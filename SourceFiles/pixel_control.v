==> flow/design.v <==
`timescale 1ns / 1ps
module pixel_control(input [15:0] LED, input my_clock, switch_border_size, switch_colour_theme, switch_volume_bar, 
                        switch_right, switch_left, switch_border, input [6:0] X, Y, output reg [15:0] pixel_data);
    reg [6:0] x;
    reg [6:0] y;
    reg [4:0] LED_COUNT;
    always @ (posedge my_clock) begin
        if (switch_left == 1 && switch_right == 0) begin
            x <= X + 10;
            y <= Y;
            end
        else if (switch_left == 0 && switch_right == 1) begin
            x <= X - 10;
            y <= Y;
            end
        else begin
            x <= X;
            y <= Y;
            end
        LED_COUNT = LED[0] + LED[1] + LED[2] + LED[3] + LED[4] + LED[5] + LED[6] + LED[7]
                    + LED[8] + LED[9] + LED[10] + LED[11] + LED[12] + LED[13] + LED[14] + LED[15];
        if ((LED_COUNT == 5'd1) && (x >= 45 && x <= 50) && (y >= 58 && y <= 59)) begin
            pixel_data <= switch_volume_bar == 0 ? ((switch_colour_theme == 0) ? 16'b00000_111111_00000 : 16'b00100_000000_00000) : (switch_colour_theme == 0) ? 16'b00000_000000_00000 : 16'b00000_000011_00000;
            end
        else if ((LED_COUNT == 5'd2) && (x >= 45 && x <= 50) && ((y >= 58 && y <= 59) || (y >= 55 && y <= 56))) begin
            pixel_data <= switch_volume_bar == 0 ? ((switch_colour_theme == 0) ? 16'b00000_111111_00000 : 16'b00100_000000_00000) : (switch_colour_theme == 0) ? 16'b00000_000000_00000 : 16'b00000_000011_00000;
            end
        else if ((LED_COUNT == 5'd3) && (x >= 45 && x <= 50) && ((y >= 58 && y <= 59) || (y >= 55 && y <= 56) || (y >= 52 && y <= 53))) begin
            pixel_data <= switch_volume_bar == 0 ? ((switch_colour_theme == 0) ? 16'b00000_111111_00000 : 16'b00100_000000_00000) : (switch_colour_theme == 0) ? 16'b00000_000000_00000 : 16'b00000_000011_00000;
            end
        else if ((LED_COUNT == 5'd4) && (x >= 45 && x <= 50) && ((y >= 58 && y <= 59) || (y >= 55 && y <= 56) || (y >= 52 && y <= 53) || (y >= 49 && y <= 50))) begin
            pixel_data <= switch_volume_bar == 0 ? ((switch_colour_theme == 0) ? 16'b00000_111111_00000 : 16'b00100_000000_00000) : (switch_colour_theme == 0) ? 16'b00000_000000_00000 : 16'b00000_000011_00000;
            end
        else if ((LED_COUNT == 5'd5) && (x >= 45 && x <= 50) && ((y >= 58 && y <= 59) || (y >= 55 && y <= 56) || (y >= 52 && y <= 53) || (y >= 49 && y <= 50) || (y >= 46 && y <= 47))) begin
            pixel_data <= switch_volume_bar == 0 ? ((switch_colour_theme == 0) ? 16'b00000_111111_00000 : 16'b00100_000000_00000) : (switch_colour_theme == 0) ? 16'b00000_000000_00000 : 16'b00000_000011_00000;
            end
        else if ((LED_COUNT >= 5'd6) && (x >= 45 && x <= 50) && ((y >= 58 && y <= 59) || (y >= 55 && y <= 56) || (y >= 52 && y <= 53) || (y >= 49 && y <= 50) || (y >= 46 && y <= 47) || (y >= 43 && y <= 44))) begin
            pixel_data <= switch_volume_bar == 0 ? ((switch_colour_theme == 0) ? 16'b00000_111111_00000 : 16'b00100_000000_00000) : (switch_colour_theme == 0) ? 16'b00000_000000_00000 : 16'b00000_000011_00000; 
            end
        else if ((LED_COUNT == 5'd7) && (x >= 45 && x <= 50) && (y >= 40 && y <= 41)) begin
            pixel_data <= switch_volume_bar == 0 ? ((switch_colour_theme == 0) ? 16'b11111_111111_00000 : 16'b01100_000000_00000) : (switch_colour_theme == 0) ? 16'b00000_000000_00000 : 16'b00000_000011_00000;            
            end
        else if ((LED_COUNT == 5'd8) && (x >= 45 && x <= 50) && ((y >= 40 && y <= 41) || (y >= 37 && y <= 38))) begin
            pixel_data <= switch_volume_bar == 0 ? ((switch_colour_theme == 0) ? 16'b11111_111111_00000 : 16'b01100_000000_00000) : (switch_colour_theme == 0) ? 16'b00000_000000_00000 : 16'b00000_000011_00000;            
            end
        else if ((LED_COUNT == 5'd9) && (x >= 45 && x <= 50) && ((y >= 40 && y <= 41) || (y >= 37 && y <= 38) || (y >= 34 && y <= 35))) begin
            pixel_data <= switch_volume_bar == 0 ? ((switch_colour_theme == 0) ? 16'b11111_111111_00000 : 16'b01100_000000_00000) : (switch_colour_theme == 0) ? 16'b00000_000000_00000 : 16'b00000_000011_00000;                        
            end
        else if ((LED_COUNT == 5'd10) && (x >= 45 && x <= 50) && ((y >= 40 && y <= 41) || (y >= 37 && y <= 38) || (y >= 34 && y <= 35) || (y >= 31 && y <= 32))) begin
            pixel_data <= switch_volume_bar == 0 ? ((switch_colour_theme == 0) ? 16'b11111_111111_00000 : 16'b01100_000000_00000) : (switch_colour_theme == 0) ? 16'b00000_000000_00000 : 16'b00000_000011_00000;                        
            end
        else if ((LED_COUNT >= 5'd11) && (x >= 45 && x <= 50) && ((y >= 40 && y <= 41) || (y >= 37 && y <= 38) || (y >= 34 && y <= 35) || (y >= 31 && y <= 32) || (y >= 28 && y <= 29))) begin
            pixel_data <= switch_volume_bar == 0 ? ((switch_colour_theme == 0) ? 16'b11111_111111_00000 : 16'b01100_000000_00000) : (switch_colour_theme == 0) ? 16'b00000_000000_00000 : 16'b00000_000011_00000;                        
            end
        else if ((LED_COUNT == 5'd12) && (x >= 45 && x <= 50) && (y >= 25 && y <= 26)) begin
            pixel_data <= switch_volume_bar == 0 ? ((switch_colour_theme == 0) ? 16'b11111_000000_00000 : 16'b11100_000000_00000) : (switch_colour_theme == 0) ? 16'b00000_000000_00000 : 16'b00000_000011_00000;
            end
        else if ((LED_COUNT == 5'd13) && (x >= 45 && x <= 50) && ((y >= 25 && y <= 26) || (y >= 22 && y <= 23))) begin
            pixel_data <= switch_volume_bar == 0 ? ((switch_colour_theme == 0) ? 16'b11111_000000_00000 : 16'b11100_000000_00000) : (switch_colour_theme == 0) ? 16'b00000_000000_00000 : 16'b00000_000011_00000;
            end
        else if ((LED_COUNT == 5'd14) && (x >= 45 && x <= 50) && ((y >= 25 && y <= 26) || (y >= 22 && y <= 23) || (y >= 19 && y <= 20))) begin
            pixel_data <= switch_volume_bar == 0 ? ((switch_colour_theme == 0) ? 16'b11111_000000_00000 : 16'b11100_000000_00000) : (switch_colour_theme == 0) ? 16'b00000_000000_00000 : 16'b00000_000011_00000;
            end
        else if ((LED_COUNT == 5'd15) && (x >= 45 && x <= 50) && ((y >= 25 && y <= 26) || (y >= 22 && y <= 23) || (y >= 19 && y <= 20) || (y >= 16 && y <= 17))) begin
            pixel_data <= switch_volume_bar == 0 ? ((switch_colour_theme == 0) ? 16'b11111_000000_00000 : 16'b11100_000000_00000) : (switch_colour_theme == 0) ? 16'b00000_000000_00000 : 16'b00000_000011_00000;
            end
        else if ((LED_COUNT == 5'd16) && (x >= 45 && x <= 50) && ((y >= 25 && y <= 26) || (y >= 22 && y <= 23) || (y >= 19 && y <= 20) || (y >= 16 && y <= 17) || (y >= 13 && y <= 14))) begin
            pixel_data <= switch_volume_bar == 0 ? ((switch_colour_theme == 0) ? 16'b11111_000000_00000 : 16'b11100_000000_00000) : (switch_colour_theme == 0) ? 16'b00000_000000_00000 : 16'b00000_000011_00000;
            end
        else if (switch_border_size == 0 && (((y >= 1 && y <= 62) && (X == 0 || X == 93)) || ((y == 1 || y == 62) && (X >= 0 && X <= 93)))) begin
            pixel_data <= (switch_colour_theme == 0) ? ((switch_border == 0) ? 16'b11111_111111_11111 : 16'b00000_000000_00000) : ((switch_border == 0) ? 16'b00000_000111_11111 : 16'b00000_000011_00000);
            end
        else if (switch_border_size == 1 && (((y >= 1 && y <= 62) && (X == 0 || X == 93)) || ((y == 1 || y == 62) && (X >= 0 && X <= 93)) ||
                                       ((y >= 2 && y <= 61) && (X == 1 || X == 92)) || ((y == 2 || y == 61) && (X >= 1 && X <= 92)) ||
                                       ((y >= 3 && y <= 60) && (X == 2 || X == 91)) || ((y == 3 || y == 60) && (X >= 2 && X <= 91)))) begin
            pixel_data <= (switch_colour_theme == 0) ? ((switch_border == 0) ? 16'b11111_111111_11111 : 16'b00000_000000_00000) : ((switch_border == 0) ? 16'b00000_000111_11111 : 16'b00000_000011_00000);
            end
        else begin
            pixel_data <= (switch_colour_theme == 0) ? 16'b00000_000000_00000 : 16'b00000_000011_00000;
            end
    end
endmodule
Reports on pixel_control. What the tools print for pixel_control, step after step. Lines are those of the file above, counted from 1. A cell with - has no value.

Top: pixel_control. Clock input: my_clock. Cell library: sky130hd. Corner: tt_025C_1v80.

After elaboration. Counts by Yosys on the flattened word-level netlist (proc, flatten, opt, wreduce; memories kept). Register bits leave out memories and registers merged into their read ports (data or address); mux counts leave out enables and synchronous resets folded into registers. Print and check cells are left out. Cells with the same type and inputs are merged into one.

The entry for flip-flop bits (word level) reads 30. Under input bits stands 37. The figure for output and inout port bits is 16. Under cells after elaboration stands 216.

For add/sub/neg operators the number is 17. Magnitude comparators: 48. Under equality and inequality tests stands 25. The entry for muxes and demuxes reads 30. The entry for bitwise gates (word level) reads 3. For reductions and logical operators the number is 90.

Operators with widths (number): 16-bit two-way mux (24); 7-bit by 6-bit less-or-equal comparator with 1-bit output (second input constant) (14); 7-bit by 6-bit >= comparator with 1-bit output (second input constant) (10); 1-bit logical AND (65); 5-bit by 1-bit adder with 5-bit output (11); 7-bit by 5-bit >= comparator with 1-bit output (second input constant) (6); 5-bit by 4-bit == test with 1-bit output (second input constant) (7); 7-bit by 5-bit less-or-equal comparator with 1-bit output (second input constant) (5); 1-bit logical OR (24); 7-bit by 1-bit >= comparator with 1-bit output (second input constant) (3); 7-bit by 2-bit >= comparator with 1-bit output (second input constant) (3); 7-bit by 2-bit == test with 1-bit output (second input constant) (3); 7-bit by 6-bit == test with 1-bit output (second input constant) (3); 7-bit less-or-equal comparator (second input constant) (3); 7-bit == test (second input constant) (3); 7-bit two-way mux (3); 5-bit by 3-bit == test with 1-bit output (second input constant) (3); 7-bit by 1-bit == test with 1-bit output (second input constant) (2); 14-bit two-way mux (1); 13-bit two-way mux (1); 5-bit by 2-bit == test with 1-bit output (second input constant) (2); 8-bit two-way mux (1); 7-bit by 4-bit adder with 7-bit output (second input constant) (1); 7-bit by 4-bit subtractor with 7-bit output (second input constant) (1); 7-bit by 4-bit >= comparator with 1-bit output (second input constant) (1); 7-bit by 4-bit less-or-equal comparator with 1-bit output (second input constant) (1); 7-bit zero test (1); 4-bit by 1-bit adder with 5-bit output (1).

Other operator kinds: 8; their cells: 10.

Logic depth. Longest topological path by Yosys (ltp), each cell counted once; first at word level (registers and memories cut), then after technology mapping (sequential cells cut; the memories' decode and read muxes count).

The figure for depth in word-level cells is 34. For ABC_AREA the number is 0. Depth in mapped cells: 19. Under mapped depth without buffers stands 19.

After synthesis. The flow's flattened synthesis, as Yosys stat reports it; memories are mapped. The netlist is that of the ABC_AREA named above (0 if unset); the other value can give another one.

Cells in the netlist: 308. For cell area after synthesis the number is 2437.3 um^2. The entry for sequential area reads 440.4 um^2. The figure for mapped flip-flops is 22. For buffer cells the number is 25.

Cell types: sky130_fd_sc_hd__dfxtp_1 (number 22, area in all 440.422 um^2); sky130_fd_sc_hd__fa_1 (number 10, area in all 200.192 um^2); sky130_fd_sc_hd__ha_1 (number 13, area in all 162.656 um^2); sky130_fd_sc_hd__inv_1 (number 36, area in all 135.13 um^2); sky130_fd_sc_hd__a21oi_1 (number 18, area in all 90.086 um^2); sky130_fd_sc_hd__nand2_1 (number 21, area in all 78.826 um^2); sky130_fd_sc_hd__buf_4 (number 10, area in all 75.072 um^2); sky130_fd_sc_hd__nand2b_1 (number 10, area in all 62.56 um^2); sky130_fd_sc_hd__buf_2 (number 12, area in all 60.058 um^2); sky130_fd_sc_hd__o21ai_0 (number 12, area in all 60.058 um^2); sky130_fd_sc_hd__nor2_1 (number 14, area in all 52.55 um^2); sky130_fd_sc_hd__xnor2_1 (number 5, area in all 43.792 um^2); sky130_fd_sc_hd__mux2i_1 (number 4, area in all 40.038 um^2); sky130_fd_sc_hd__nand3_1 (number 8, area in all 40.038 um^2); sky130_fd_sc_hd__nor3_1 (number 8, area in all 40.038 um^2); sky130_fd_sc_hd__o221ai_1 (number 4, area in all 35.034 um^2); sky130_fd_sc_hd__o22ai_1 (number 5, area in all 31.28 um^2); sky130_fd_sc_hd__a211oi_1 (number 4, area in all 30.029 um^2).

Other cell types: 49; their cells: 92.

Path before layout. OpenSTA on the mapped netlist: ideal clock, no wires. The path of least setup slack (recovery checks aside). Input and output delay are each 20% of the period. Register names are those of the netlist, which keeps one name where synthesis merged equal registers.

Path kind: input to register. From: input port LED[5]. To: register pixel_data[14]. The entry for clock period reads 5.99 ns. For external input delay the number is 1.198 ns. Library setup time: 0.070 ns. Under time at the first pin stands 1.198 ns. The figure for data arrival time is 5.470 ns. The figure for data required time is 5.920 ns. The figure for setup slack is 0.450 ns. For path delay the number is 4.342 ns. For stages on the path the number is 19. For path buffers the number is 0. Synthesis period reached: 5.54 ns.

"path delay" is the arrival time less input delay plus setup time. "stages on the path": output pins that drive a net of the path, with the launching flip-flop's if there is one; two outputs of one cell count as two. "synthesis period reached" is the clock period less the worst setup slack; recovery checks do not enter. This is arithmetic on one report: input and output delays are still those of the set period (20% each). Between the ends stands the longest chain of elaborated cells between them, by number of cells; it is not shown to be the way that was timed. Of several equally long chains one is given. Each line given opens the expression or statement behind the cell; cells for indexed reads and writes are added by Yosys, which also makes memories of some case tables. A register here has more assigning lines than the two given.

Cell sequence: sky130_fd_sc_hd__inv_1 sky130_fd_sc_hd__fa_1 sky130_fd_sc_hd__inv_1 sky130_fd_sc_hd__fa_1 sky130_fd_sc_hd__fa_1 sky130_fd_sc_hd__inv_1 sky130_fd_sc_hd__fa_1 sky130_fd_sc_hd__inv_1 sky130_fd_sc_hd__ha_1 sky130_fd_sc_hd__inv_1 sky130_fd_sc_hd__fa_1 sky130_fd_sc_hd__xnor2_2 sky130_fd_sc_hd__nand2b_1 sky130_fd_sc_hd__a2111oi_0 sky130_fd_sc_hd__o21ai_0 sky130_fd_sc_hd__a21oi_4 sky130_fd_sc_hd__a21oi_2 sky130_fd_sc_hd__or2_1 sky130_fd_sc_hd__a21oi_1. Cells in the longest elaborated chain: 30. The entry for elaborated cells between the ends (all ways) reads 75. The figure for RTL lines with such cells is 17. Classes of those cells: add/sub: 11; compare: 2; eq/ne: 14; mux: 16; reduce/logical: 32.

Ends and longest elaborated chain, post-synthesis: from (decl) (RTL line 2) `module pixel_control(input [15:0] LED, input my_clock, switch_border_size, switch_colour_theme, switch_volume_ ...`; 5-bit by 1-bit adder with 5-bit output (11 in a row) (RTL line 20) `LED_COUNT = LED[0] + LED[1] + LED[2] + LED[3] + LED[4] + LED[5] + LED[6] + LED[7]`; 5-bit == test (RTL line 67) `else if ((LED_COUNT == 5'd16) && (x >= 45 && x <= 50) && ((y >= 25 && y <= 26) || (y >= 22 && y <= 23) || (y > ...`; 1-bit logical AND (2 in a row) (RTL line 67); 16-bit two-way mux (RTL line 67); 16-bit two-way mux (RTL line 64) `else if ((LED_COUNT == 5'd15) && (x >= 45 && x <= 50) && ((y >= 25 && y <= 26) || (y >= 22 && y <= 23) || (y > ...`; 16-bit two-way mux (RTL line 61) `else if ((LED_COUNT == 5'd14) && (x >= 45 && x <= 50) && ((y >= 25 && y <= 26) || (y >= 22 && y <= 23) || (y > ...`; 16-bit two-way mux (RTL line 58) `else if ((LED_COUNT == 5'd13) && (x >= 45 && x <= 50) && ((y >= 25 && y <= 26) || (y >= 22 && y <= 23))) begin`; (+5 left out); 16-bit two-way mux (RTL line 40) `else if ((LED_COUNT == 5'd7) && (x >= 45 && x <= 50) && (y >= 40 && y <= 41)) begin`; 16-bit two-way mux (RTL line 37) `else if ((LED_COUNT >= 5'd6) && (x >= 45 && x <= 50) && ((y >= 58 && y <= 59) || (y >= 55 && y <= 56) || (y >= ...`; 16-bit two-way mux (RTL line 34) `else if ((LED_COUNT == 5'd5) && (x >= 45 && x <= 50) && ((y >= 58 && y <= 59) || (y >= 55 && y <= 56) || (y >= ...`; 16-bit two-way mux (RTL line 31) `else if ((LED_COUNT == 5'd4) && (x >= 45 && x <= 50) && ((y >= 58 && y <= 59) || (y >= 55 && y <= 56) || (y >= ...`; 16-bit two-way mux (RTL line 28) `else if ((LED_COUNT == 5'd3) && (x >= 45 && x <= 50) && ((y >= 58 && y <= 59) || (y >= 55 && y <= 56) || (y >= ...`; 16-bit two-way mux (RTL line 25) `else if ((LED_COUNT == 5'd2) && (x >= 45 && x <= 50) && ((y >= 58 && y <= 59) || (y >= 55 && y <= 56))) begin`; 16-bit two-way mux (RTL line 22) `if ((LED_COUNT == 5'd1) && (x >= 45 && x <= 50) && (y >= 58 && y <= 59)) begin`; to (assign) (RTL line 23) `pixel_data <= switch_volume_bar == 0 ? ((switch_colour_theme == 0) ? 16'b00000_111111_00000 : 16'b00100_000000 ...`; to (assign) (RTL line 26) `pixel_data <= switch_volume_bar == 0 ? ((switch_colour_theme == 0) ? 16'b00000_111111_00000 : 16'b00100_000000 ...`; to (decl) (RTL line 3) `switch_right, switch_left, switch_border, input [6:0] X, Y, output reg [15:0] pixel_data);`.

Timing after layout. Path of least setup slack in the final report of job 2 (OpenROAD, finished layout, wires in). Where an end is a register, its clock arrival counts in the times.

Path kind: input to register. From: input port LED[5]. To: register pixel_data[14]. The entry for clock period reads 9.13 ns. For external input delay the number is 1.83 ns. Library setup time: 0.06 ns. Under time at the first pin stands 1.83 ns. The figure for data arrival time is 7.05 ns. The figure for data required time is 9.33 ns. The figure for setup slack is 2.27 ns. For stages on the path the number is 20. For path buffers the number is 1.

Between the ends stands the longest chain of elaborated cells between them, by number of cells; it is not shown to be the way that was timed. Of several equally long chains one is given. A register here has more assigning lines than the two given.

Cell sequence: sky130_fd_sc_hd__clkdlybuf4s50_1 sky130_fd_sc_hd__inv_1 sky130_fd_sc_hd__fa_1 sky130_fd_sc_hd__inv_1 sky130_fd_sc_hd__fa_1 sky130_fd_sc_hd__fa_1 sky130_fd_sc_hd__inv_1 sky130_fd_sc_hd__fa_1 sky130_fd_sc_hd__inv_1 sky130_fd_sc_hd__ha_1 sky130_fd_sc_hd__inv_1 sky130_fd_sc_hd__fa_1 sky130_fd_sc_hd__xnor2_2 sky130_fd_sc_hd__nand2b_1 sky130_fd_sc_hd__a2111oi_0 sky130_fd_sc_hd__o21ai_0 sky130_fd_sc_hd__a21oi_4 sky130_fd_sc_hd__a21oi_2 sky130_fd_sc_hd__or2_1 sky130_fd_sc_hd__a21oi_1. Cells in the longest elaborated chain: 30. The entry for elaborated cells between the ends (all ways) reads 75. The figure for RTL lines with such cells is 17. Classes of those cells: add/sub: 11; compare: 2; eq/ne: 14; mux: 16; reduce/logical: 32.

Ends and longest elaborated chain, after layout: from (decl) (RTL line 2) `module pixel_control(input [15:0] LED, input my_clock, switch_border_size, switch_colour_theme, switch_volume_ ...`; 5-bit by 1-bit adder with 5-bit output (11 in a row) (RTL line 20) `LED_COUNT = LED[0] + LED[1] + LED[2] + LED[3] + LED[4] + LED[5] + LED[6] + LED[7]`; 5-bit == test (RTL line 67) `else if ((LED_COUNT == 5'd16) && (x >= 45 && x <= 50) && ((y >= 25 && y <= 26) || (y >= 22 && y <= 23) || (y > ...`; 1-bit logical AND (2 in a row) (RTL line 67); 16-bit two-way mux (RTL line 67); 16-bit two-way mux (RTL line 64) `else if ((LED_COUNT == 5'd15) && (x >= 45 && x <= 50) && ((y >= 25 && y <= 26) || (y >= 22 && y <= 23) || (y > ...`; 16-bit two-way mux (RTL line 61) `else if ((LED_COUNT == 5'd14) && (x >= 45 && x <= 50) && ((y >= 25 && y <= 26) || (y >= 22 && y <= 23) || (y > ...`; 16-bit two-way mux (RTL line 58) `else if ((LED_COUNT == 5'd13) && (x >= 45 && x <= 50) && ((y >= 25 && y <= 26) || (y >= 22 && y <= 23))) begin`; (+5 left out); 16-bit two-way mux (RTL line 40) `else if ((LED_COUNT == 5'd7) && (x >= 45 && x <= 50) && (y >= 40 && y <= 41)) begin`; 16-bit two-way mux (RTL line 37) `else if ((LED_COUNT >= 5'd6) && (x >= 45 && x <= 50) && ((y >= 58 && y <= 59) || (y >= 55 && y <= 56) || (y >= ...`; 16-bit two-way mux (RTL line 34) `else if ((LED_COUNT == 5'd5) && (x >= 45 && x <= 50) && ((y >= 58 && y <= 59) || (y >= 55 && y <= 56) || (y >= ...`; 16-bit two-way mux (RTL line 31) `else if ((LED_COUNT == 5'd4) && (x >= 45 && x <= 50) && ((y >= 58 && y <= 59) || (y >= 55 && y <= 56) || (y >= ...`; 16-bit two-way mux (RTL line 28) `else if ((LED_COUNT == 5'd3) && (x >= 45 && x <= 50) && ((y >= 58 && y <= 59) || (y >= 55 && y <= 56) || (y >= ...`; 16-bit two-way mux (RTL line 25) `else if ((LED_COUNT == 5'd2) && (x >= 45 && x <= 50) && ((y >= 58 && y <= 59) || (y >= 55 && y <= 56))) begin`; 16-bit two-way mux (RTL line 22) `if ((LED_COUNT == 5'd1) && (x >= 45 && x <= 50) && (y >= 58 && y <= 59)) begin`; to (assign) (RTL line 23) `pixel_data <= switch_volume_bar == 0 ? ((switch_colour_theme == 0) ? 16'b00000_111111_00000 : 16'b00100_000000 ...`; to (assign) (RTL line 26) `pixel_data <= switch_volume_bar == 0 ? ((switch_colour_theme == 0) ? 16'b00000_111111_00000 : 16'b00100_000000 ...`; to (decl) (RTL line 3) `switch_right, switch_left, switch_border, input [6:0] X, Y, output reg [15:0] pixel_data);`.

Add stored flow runs of pixel_control

Below are 2 stored runs of the flow (Yosys, OpenROAD; platform sky130hd) on pixel_control, each with its settings and what was measured, unordered. Constraints: input delay and output delay 20% of the set period each, output load 0.01 pF. "period reached": clock period set for the run, less the worst setup slack. It is reckoned from that one timing run; input and output delays stay at 20% of the period that was set. "time of the worst setup path" = time allowed to the worst setup path (clock period - input delay - output delay, where it has them) - its slack; a late launch clock adds to it, a late capture clock takes from it. By "total design power" is meant OpenSTA's value without simulated activity: inputs other than the clock are taken to toggle once in ten clock periods, and the tool carries that through the logic.

Files of job 1:
==> flow/run.sh <==
#!/bin/bash
# the make line also repeats the synthesis and layout settings of config.mk as NAME=value (left out here)
make -C /OpenROAD-flow-scripts/flow DESIGN_CONFIG=/design/flow/config.mk WORK_HOME=/design/flow/orfs CLKGATE_MAP_FILE= finish
==> flow/config.mk <==
export PLATFORM = sky130hd
export DESIGN_NAME = pixel_control
export DESIGN_NICKNAME = pixel_control
export VERILOG_FILES = /design/flow/design.v
export SDC_FILE = /design/flow/constraint.sdc
export NUM_CORES = 4
export LEC_CHECK = 0
export CAP_MARGIN = 20
export CELL_PAD_IN_SITES_DETAIL_PLACEMENT = 2
export CELL_PAD_IN_SITES_GLOBAL_PLACEMENT = 2
export CORE_ASPECT_RATIO = 0.74
export CORE_MARGIN = 3
export CORE_UTILIZATION = 52
export PLACE_DENSITY_LB_ADDON = 0.11
export SETUP_SLACK_MARGIN = 1.72
export SLEW_MARGIN = 20
export TNS_END_PERCENT = 10
==> flow/constraint.sdc <==
create_clock -name core_clock -period 9.85 [get_ports {my_clock}]
set_input_delay 1.9700 -clock core_clock [delete_from_list [all_inputs] [get_ports {my_clock}]]
set_output_delay 1.9700 -clock core_clock [all_outputs]
set_load 0.01 [all_outputs]

Outcome of job 1: no final report: placement broke off with FLW-0024.

Files of job 2:
==> flow/run.sh <==
#!/bin/bash
# the make line also repeats the synthesis and layout settings of config.mk as NAME=value (left out here)
make -C /OpenROAD-flow-scripts/flow DESIGN_CONFIG=/design/flow/config.mk WORK_HOME=/design/flow/orfs CLKGATE_MAP_FILE= finish
==> flow/config.mk <==
export PLATFORM = sky130hd
export DESIGN_NAME = pixel_control
export DESIGN_NICKNAME = pixel_control
export VERILOG_FILES = /design/flow/design.v
export SDC_FILE = /design/flow/constraint.sdc
export NUM_CORES = 4
export LEC_CHECK = 0
export CAP_MARGIN = 20
export CORE_MARGIN = 2
export CORE_UTILIZATION = 38
export CTS_CLUSTER_SIZE = 89
export GPL_TIMING_DRIVEN = 1
export SLEW_MARGIN = 15
==> flow/constraint.sdc <==
create_clock -name core_clock -period 9.13 [get_ports {my_clock}]
set_input_delay 1.8260 -clock core_clock [delete_from_list [all_inputs] [get_ports {my_clock}]]
set_output_delay 1.8260 -clock core_clock [all_outputs]
set_load 0.01 [all_outputs]

Results of job 2. The cell area after synthesis is 2437.3 um^2. For the die area the run shows 7070.3 um^2. The standard-cell area of the final layout is 2971.6 um^2. The utilization reads 0.473. The smallest setup slack is 2.273 ns. The measured post-route setup TNS is 0.000 ns. The worst hold slack after layout comes to 0.722 ns. The total design power comes to 0.0005296 W. The period reached stands at 6.857 ns. The measured time of the worst setup path is 5.03 ns. Worst setup path type: input to register.
